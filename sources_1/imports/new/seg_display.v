==> flow/design.v <==
`timescale 1ns / 1ps
module seg_display#(
    parameter CLK_FREQ = 100_000_000    
)(
    input           clk,
    input   [31:0]  data,
    output  [7:0]   anode,
    output  [6:0]   cathode,
    output          dp
    );
    localparam DELAY_1_MS = (CLK_FREQ / 1000) * 1 - 1; 
    reg     [2:0]   seg_index = 3'b0;
    reg     [31:0]  clk_cnt = 32'b0;
    reg     [6:0]   cathode_reg = 7'b0;
    always @(posedge clk) begin
        clk_cnt <= clk_cnt < DELAY_1_MS ? clk_cnt + 1 : 32'b0;
        seg_index <= clk_cnt == DELAY_1_MS ? seg_index + 1 : seg_index;
    end
    always @(*) begin
        case(data[4*seg_index+3-:4])
            4'h0: cathode_reg = 7'b100_0000;
            4'h1: cathode_reg = 7'b111_1001;
            4'h2: cathode_reg = 7'b010_0100;
            4'h3: cathode_reg = 7'b011_0000;
            4'h4: cathode_reg = 7'b001_1001;
            4'h5: cathode_reg = 7'b001_0010;
            4'h6: cathode_reg = 7'b000_0010;
            4'h7: cathode_reg = 7'b111_1000;
            4'h8: cathode_reg = 7'b000_0000;
            4'h9: cathode_reg = 7'b001_0000;
            4'ha: cathode_reg = 7'b000_1000;
            4'hb: cathode_reg = 7'b000_0011;
            4'hc: cathode_reg = 7'b100_0110;
            4'hd: cathode_reg = 7'b010_0001;
            4'he: cathode_reg = 7'b000_0110;
            4'hf: cathode_reg = 7'b000_1110;
        endcase
    end
    assign anode = ~(8'd1 << seg_index);
    assign cathode = cathode_reg;
    assign dp = 1'b1;
endmodule
## Step by step through the tools: seg_display

Tool output for the design above, in the order of the flow.
Lines are those of the file above, counted from 1.
Operators: Yosys type, input widths -> output width; for muxes data width and select width s.
Library cell names are shortened.
A cell with - has no value.

- Top: seg_display
- Clock: clk
- Library: sky130hd
- Library corner: tt_025C_1v80

## After elaboration

Yosys after proc, flatten, opt, wreduce and memory -nomap, before mapping. Enables and synchronous resets that opt folds into registers are not counted as muxes. Memory bits, and registers merged into a memory's read port (data or address), are not among the register bits. Print and check cells are not counted. Equal cells are merged and count once.
Yosys's memory passes give these memory sizes; they may raise the number of words (mostly to a power of two), join words into wider ones and drop unused or constant bits.

- Register bits after elaboration: 35
- Memory bits (read-only): 112
- Memories: 1
- Input bits: 33
- Cells after elaboration: 13

- $add $sub $neg: 5
- $lt $le $gt $ge: 1
- Equality and inequality tests: 1
- Shift-type cells: 2
- Bitwise gates (word level): 1

Memories:

| name | words | bits a word | rd ports | write ports | line | source |
|---|---|---|---|---|---|---|
| (no name shown) | 16 | 7 | 1 | 0 | 20 | `case(data[4*seg_index+3-:4])` |

Operator list:

| operator | count |
|---|---|
| $add 32x1->32 const B | 1 |
| $lt 32x17->1 const B | 1 |
| $eq 32x17->1 const B | 1 |
| $shiftx 32x8->4 | 1 |
| $shl 1x3->8 const A | 1 |
| $sub 7x3->8 const B | 1 |
| $not 8->8 | 1 |
| $add 6x1->7 const B | 1 |
| $add 5x2->6 const B | 1 |
| $add 3x1->3 const B | 1 |

## Longest topological paths

Longest topological path by Yosys (ltp), each cell counted once; first at word level (registers and memories cut), then after technology mapping (sequential cells cut; the memories' decode and read muxes count).

- Depth after elaboration: 4
- ABC_AREA: 0
- Gate-level depth with buffers: 8
- Mapped depth without buffers: 7

## Synthesis result

Source: synth_stat.txt of the flow (Yosys; design flattened, memories mapped). It holds for the ABC_AREA given above (unset counts as 0); a run with the other value may have another netlist.
The area totals of this step are shown rounded.

Cells by type:

| cell type | count |
|---|---|
| dfxtp_1 | 32 |
| ha_1 | 12 |
| mux4_1 | 4 |
| edfxtp_1 | 3 |
| mux4_2 | 4 |
| mux2i_1 | 7 |
| a21oi_1 | 11 |
| nand2_1 | 14 |
| xnor2_1 | 6 |
| mux2i_4 | 2 |
| or3_1 | 7 |
| xor2_1 | 5 |
| inv_1 | 11 |
| a22oi_1 | 5 |
| nand4_1 | 5 |
| nand3_1 | 6 |
| o21ai_0 | 6 |
| nor4_1 | 4 |

Not listed: further types 21, cells in them 39.

- Cell count: 183
- Cell area after synthesis: 0.00189 mm2
- Mapped flip-flops: 35

## Worst setup path after synthesis

Source: OpenSTA report_checks on the synthesized netlist (no wires, ideal clock, input and output delay 20% of the period each), path of least setup slack; recovery checks are left aside. Register names are those of the netlist, which keeps one name where synthesis merged equal registers.

- Path kind: reg2out
- From: register seg_index[0]
- To: output cathode[4]
- Period: 2770 ps
- External output delay: 554 ps
- Launch time at the first pin: 0 ps
- Arrival: 2269 ps
- Path slack: -53 ps
- Path delay: 2269 ps
- Stages on the path: 8
- Period reached after synthesis: 2823 ps

"path delay" is the arrival time less input delay plus setup time.
A path that ends at an output port has no setup time.
"stages on the path" counts driving pins, that of a launching flip-flop among them; a cell with two outputs on the path counts twice.
"period reached after synthesis" is the clock period less the worst setup slack; recovery checks do not enter. This is arithmetic on one report: input and output delays are still those of the set period (20% each).
Between the ends stands the longest chain of elaborated cells between them, by number of cells; it is not shown to be the way that was timed. Of several equally long chains one is given.
A line is the first line of the expression or statement that the cell stems from. Yosys adds cells for indexed reads and writes and turns some case tables into memories.
The chain passes a memory read, where the word-level depth is cut; so it can be longer than that depth.

- Path through: edfxtp_1 buf_6 mux4_1 mux2i_1 inv_1 ha_1 mux2_2 o21ai_0
- Cells in the longest elaborated chain: 5

RTL lines, path after synthesis:

| item | line | source |
|---|---|---|
| start: declaration | 12 | `reg     [2:0]   seg_index = 3'b0;` |
| start: assignment | 17 | `seg_index <= clk_cnt == DELAY_1_MS ? seg_index + 1 : seg_index;` |
| $add 5x2->6 | 20 | `case(data[4*seg_index+3-:4])` |
| $add 6x1->7 | 20 |  |
| $sub 7x3->8 | 20 |  |
| $shiftx 32x8->4 | 20 |  |
| $mem_v2 16x7 | 20 |  |
| end: declaration | 8 | `output  [6:0]   cathode,` |

## Path in the finished layout

From the final timing report of run A: the path of least setup slack in the routed layout; clock arrival at registers is part of the times.
The report prints the path's times to 10 ps; the period is as set.

- Path kind: in2out
- From: input data[0]
- To: output cathode[1]
- Period: 3380 ps
- External output delay: 680 ps
- Launch time at the first pin: 680 ps
- Arrival: 2650 ps
- Path slack: 50 ps
- Stages on the path: 9

Between the ends stands the longest chain of elaborated cells between them, by number of cells; it is not shown to be the way that was timed. Of several equally long chains one is given.
The chain passes a memory read, where the word-level depth is cut; so it can be longer than that depth.

- Path through: clkdlybuf4s50_1 mux4_2 mux2i_4 buf_6 ha_4 inv_2 or3_1 o21ai_1 buf_2
- Cells in the longest elaborated chain: 2

RTL lines, path after layout:

| item | line | source |
|---|---|---|
| start: declaration | 6 | `input   [31:0]  data,` |
| $shiftx 32x8->4 | 20 | `case(data[4*seg_index+3-:4])` |
| $mem_v2 16x7 | 20 |  |
| end: declaration | 8 | `output  [6:0]   cathode,` |

Memo
Re: implementation data of seg_display

Measured results for seg_display: 2 stored runs of the Yosys and OpenROAD flow on sky130hd. The settings differ; the order carries no meaning. The constraints put input and output delay at 20% of the set period each and load the outputs with 0.01 pF.
"achieved clock period" means the clock period less the worst setup slack. The figure is calculated, with input and output delays left at 20% of the set period.
"critical path time": the worst setup path's part of the clock period (all of it between registers, 20% less for each end at a port) less its slack. A launch clock that arrives late makes it longer, a capture clock that arrives late makes it shorter.
"critical path time" is given in steps of 10 ps.
Measured values are rounded.

### Run A

Settings: `period_ns=3.38`, `CORE_UTILIZATION=46`, `PLACE_DENSITY_LB_ADDON=0.05`, `HOLD_SLACK_MARGIN=0.08`, `CORE_ASPECT_RATIO=1.46`, `GPL_TIMING_DRIVEN=0`, `CTS_CLUSTER_SIZE=64`, `CAP_MARGIN=20`, `CORE_MARGIN=2`, `SLEW_MARGIN=20`

- Area of the synthesized netlist: 0.00189 mm2
- Total die area: 0.00464 mm2
- Area of the standard cells in the finished layout: 0.0027 mm2
- Post-layout utilization: 0.675
- Worst setup slack after layout: 51 ps
- Worst hold slack in the final report: 444 ps
- Achieved clock period: 3329 ps
- Critical path time: 1980 ps
- Kind of the worst setup path: in2out

### Run B

Settings: `period_ns=3.43`, `CORE_UTILIZATION=49`, `SETUP_SLACK_MARGIN=-0.26`, `PLACE_DENSITY_LB_ADDON=0.24`, `CORE_ASPECT_RATIO=0.83`, `CORE_MARGIN=6`, `CELL_PAD_IN_SITES_GLOBAL_PLACEMENT=0`, `CELL_PAD_IN_SITES_DETAIL_PLACEMENT=0`, `GPL_ROUTABILITY_DRIVEN=1`, `SLEW_MARGIN=10`, `MIN_ROUTING_LAYER=met1`, `MAX_ROUTING_LAYER=met5`, `CAP_MARGIN=20`

- Area of the synthesized netlist: 0.00189 mm2
- Total die area: 0.00549 mm2
- Area of the standard cells in the finished layout: 0.00266 mm2
- Post-layout utilization: 0.761
- Worst setup slack after layout: -125 ps
- Worst hold slack in the final report: 447 ps
- Achieved clock period: 3555 ps
- Critical path time: 2180 ps
- Kind of the worst setup path: in2out
